==> flow/design.v <==
`timescale 1ns / 1ps
module ImageCounter #
(
    parameter IW = 640,
    parameter IH = 480,
    parameter DW = 8,
    parameter IW_DW = 12,   
    parameter IH_DW = 12  
)
(clk,arstn,vsync,hsync,dvalid,line_counter,column_counter);
input clk;
input arstn;
input vsync;
input hsync;
input dvalid;
output reg [IH_DW-1:0]line_counter;
output reg [IW_DW-1:0]column_counter;
reg rst_all;  
always@(posedge clk or negedge arstn)
    begin
        if(~arstn)
            rst_all <= 1'b1;
        else
        begin
            if(vsync == 1'b1)
                rst_all <= 1'b1;
            else
                rst_all <= 1'b0;
        end
    end
wire dvalid_rise;  
reg dvalid_r;
always@(posedge clk or negedge arstn)
    begin
        if(~arstn)
            dvalid_r <= 1'b0;
        else
            dvalid_r <= dvalid;
    end
assign dvalid_rise = (~dvalid_r) & dvalid;
always@(posedge clk)
    begin
        if(rst_all)
            line_counter[IH_DW-1:0] <= {IH_DW{1'b0}};
        else
            if(dvalid_rise)
            begin
                line_counter[IH_DW-1:0] <= line_counter[IH_DW-1:0] + {{IH_DW-1{1'b0}},1'b1};
            end
    end
always@(posedge clk)
    begin
        if(rst_all)
            line_counter[IW_DW-1:0]<= {IW_DW{1'b0}};
        else
            begin
                if(dvalid_rise)
                    column_counter[IW_DW-1:0] <= {{IW_DW-1{1'b0}},1'b1};
                else
                    begin
                        if(dvalid)
                            column_counter[IW_DW-1:0] <= column_counter[IW_DW-1:0] + {{IW_DW-1{1'b0}},1'b1};
                    end 
            end
    end
endmodule
Reports on ImageCounter
The steps from the RTL of ImageCounter to its reports follow in flow order. Lines are those of the file above, counted from 1. Operators: Yosys type, input widths -> output width; for muxes data width and select width s. A cell with -- has no value.

Top module: ImageCounter. Clock input: clk. Cell library: sky130hd. Corner: tt_025C_1v80.

Elaborated design
Counts by Yosys on the flattened word-level netlist (proc, flatten, opt, wreduce; memories kept). Register bits leave out memories and registers merged into their read ports (data or address). Print and check cells are left out. Cells with the same type and inputs are merged into one.

Under bitwise gates (word level) stands 3. Under add/sub/neg operators stands 1. Reduce/logical cells: 2. Muxes and demuxes: 2.

Operator list (count): $add 12x1->12 const B (1); $mux 12 (1); $not 1->1 (2); $reduce_and 2->1 (1); $reduce_bool 2->1 (1); $and 1x1->1 (1); $mux 1 (1).

Bits of input ports: 5. Bits in registers: 14. Under output and inout bits stands 24.

Longest topological paths
Longest topological path by Yosys (ltp), each cell counted once; first at word level (registers and memories cut), then after technology mapping (sequential cells cut; the memories' decode and read muxes count).

For depth after elaboration the number is 4. The figure for ABC_AREA is 0. Gate-level depth with buffers: 4.

Netlist
Yosys stat after the flow's synthesis: flattened, memories mapped to cells. It holds for the ABC_AREA given above (unset counts as 0); a run with the other value may have another netlist. Totals and module areas in this step are rounded.

Cells by type: sky130_fd_sc_hd__edfxtp_1 (count 12, area in all 360.346 sq um); sky130_fd_sc_hd__buf_4 (count 12, area in all 90.086 sq um); sky130_fd_sc_hd__a21oi_1 (count 7, area in all 35.034 sq um); sky130_fd_sc_hd__o31ai_1 (count 4, area in all 30.029 sq um); sky130_fd_sc_hd__or4_1 (count 4, area in all 30.029 sq um); sky130_fd_sc_hd__dfstp_2 (count 1, area in all 26.275 sq um); sky130_fd_sc_hd__dfrtp_1 (count 1, area in all 25.024 sq um); sky130_fd_sc_hd__nand3_2 (count 2, area in all 20.019 sq um); sky130_fd_sc_hd__or3_1 (count 3, area in all 18.768 sq um); sky130_fd_sc_hd__xnor2_1 (count 2, area in all 17.517 sq um); sky130_fd_sc_hd__o21ai_0 (count 3, area in all 15.014 sq um); sky130_fd_sc_hd__ha_1 (count 1, area in all 12.512 sq um); sky130_fd_sc_hd__nand4_2 (count 1, area in all 12.512 sq um); sky130_fd_sc_hd__nor2b_1 (count 2, area in all 12.512 sq um); sky130_fd_sc_hd__nand2_1 (count 3, area in all 11.261 sq um); sky130_fd_sc_hd__nor2_1 (count 3, area in all 11.261 sq um); sky130_fd_sc_hd__nand3_1 (count 2, area in all 10.01 sq um); sky130_fd_sc_hd__xor2_1 (count 1, area in all 8.758 sq um).

Not listed: further types 6, cells in them 7.

For buffer cells the number is 13. Under flip-flop cells stands 14. The figure for cell area after synthesis is 780.7 sq um. For mapped cells the number is 71. The entry for sequential area reads 411.6 sq um.

Worst setup path after synthesis
Path of least setup slack by OpenSTA after synthesis, without wires, with an ideal clock, recovery checks aside; 20% of the period is set as input and as output delay. Where synthesis merged equal registers, the netlist keeps one of their names.

Path type: reg2reg. Start point: reg column_counter[0]. End point: reg column_counter[10]. Under path slack stands 0.046 ns. For buffers on the path the number is 0. Arrival: 1.397 ns. Launch time at the first pin: 0.000 ns. The figure for path delay is 1.544 ns. Under period stands 1.59 ns. Stages: 5. The entry for setup time reads 0.147 ns. For period reached after synthesis the number is 1.544 ns.

"path delay" is the arrival time less input delay plus setup time. "stages": output pins that drive a net of the path, with the launching flip-flop's if there is one; two outputs of one cell count as two. "period reached after synthesis" is the clock period less the worst setup slack; recovery checks do not enter. This is arithmetic on one report: input and output delays are still those of the set period (20% each). The rows between start and end are the longest chain of elaborated cells between them; the timing report does not say that the signal goes this way. Where chains are equally long, one stands for them. A line is the first line of the expression or statement that the cell stems from. Yosys adds cells for indexed reads and writes and turns some case tables into memories.

Path through: sky130_fd_sc_hd__edfxtp_1 > sky130_fd_sc_hd__ha_1 > sky130_fd_sc_hd__nand3_2 > sky130_fd_sc_hd__or4_1 > sky130_fd_sc_hd__a21oi_1. The figure for cells in the longest elaborated chain is 2. The entry for elaborated cells on any way between the ends reads 2. Source lines of those cells: 2. Classes of those cells: 1 x add/sub; 1 x mux.

RTL lines, path after synthesis: from (decl) (line 17) `output reg [IW_DW-1:0]column_counter;`; from (assign) (line 58) `column_counter[IW_DW-1:0] <= {{IW_DW-1{1'b0}},1'b1};`; from (assign) (line 62) `column_counter[IW_DW-1:0] <= column_counter[IW_DW-1:0] + {{IW_DW-1{1'b0}},1'b1};`; $add 12x1->12 (line 62); $mux 12 (line 61) `if(dvalid)`; to (assign) (line 58); to (assign) (line 62); to (decl) (line 17).

Path in the finished layout
Path of least setup slack in the final report of run B (OpenROAD, finished layout, wires in). Where an end is a register, its clock arrival counts in the times.

Path type: reg2reg. Start point: reg column_counter[0]. End point: reg column_counter[8]. Arrival: 1.59 ns. Stages: 6. Under period stands 1.49 ns. Under path slack stands 0.05 ns. For buffers on the path the number is 1. The entry for setup time reads 0.13 ns. Launch time at the first pin: 0.28 ns.

The rows between start and end are the longest chain of elaborated cells between them; the timing report does not say that the signal goes this way. Where chains are equally long, one stands for them.

Path through: sky130_fd_sc_hd__edfxtp_1 > sky130_fd_sc_hd__buf_6 > sky130_fd_sc_hd__ha_4 > sky130_fd_sc_hd__nand3_4 > sky130_fd_sc_hd__or4_4 > sky130_fd_sc_hd__a21oi_2. The figure for cells in the longest elaborated chain is 2. The entry for elaborated cells on any way between the ends reads 2. Source lines of those cells: 2. Classes of those cells: 1 x add/sub; 1 x mux.

RTL lines, path after layout: from (decl) (line 17) `output reg [IW_DW-1:0]column_counter;`; from (assign) (line 58) `column_counter[IW_DW-1:0] <= {{IW_DW-1{1'b0}},1'b1};`; from (assign) (line 62) `column_counter[IW_DW-1:0] <= column_counter[IW_DW-1:0] + {{IW_DW-1{1'b0}},1'b1};`; $add 12x1->12 (line 62); $mux 12 (line 61) `if(dvalid)`; to (assign) (line 58); to (assign) (line 62); to (decl) (line 17).

Memo
Re: implementation data of ImageCounter

ImageCounter through Yosys and OpenROAD on sky130hd: 2 stored runs, unordered, with their settings and measured results. The constraints put input and output delay at 20% of the set period each and load the outputs with 0.01 pF. "achieved period" means the clock period less the worst setup slack. The figure is calculated, with input and output delays left at 20% of the set period. "time of the worst setup path" is the time allowed to the run's worst setup path (the clock period less input and output delay, where it has them) less its slack. Clock arrival times count: a late capture clock shortens it, a late launch clock lengthens it. "power consumption" is the tool's figure for a default switching activity; nothing was simulated. Values from the reports are rounded here.

Run A has these settings: period_ns 1.39; CORE_UTILIZATION 64; SETUP_SLACK_MARGIN -0.04; PLACE_DENSITY_LB_ADDON 0.28; CORE_ASPECT_RATIO 1.59; CORE_MARGIN 4; CELL_PAD_IN_SITES_DETAIL_PLACEMENT 1; MAX_ROUTING_LAYER met4; CAP_MARGIN 20; SLEW_MARGIN 20. Outcome: did not finish, floorplanning stopped with PDN-0185.

Run B has these settings: period_ns 1.49; CORE_UTILIZATION 45; SETUP_SLACK_MARGIN 0.13; PLACE_DENSITY_LB_ADDON 0.09; HOLD_SLACK_MARGIN 0.19; CELL_PAD_IN_SITES_DETAIL_PLACEMENT 0; TNS_END_PERCENT 5; ABC_AREA 0; GPL_TIMING_DRIVEN 0; GPL_ROUTABILITY_DRIVEN 1; CTS_CLUSTER_SIZE 42; SLEW_MARGIN 5; CAP_MARGIN 20; CORE_MARGIN 2. The Yosys chip area after synthesis reads 780.7 sq um. The standard-cell area after routing is 1,241 sq um. The total negative setup slack stands at 0.000 ns. The area of the die reads 2,084 sq um. The setup slack of the worst path stands at 0.051 ns. The utilization stands at 74.3%. The time of the worst setup path stands at 1.44 ns. Type of the worst setup path: reg2reg. The achieved period is 1.439 ns. The worst hold slack in the final report comes to 0.415 ns. The power consumption is 0.0009184 W.
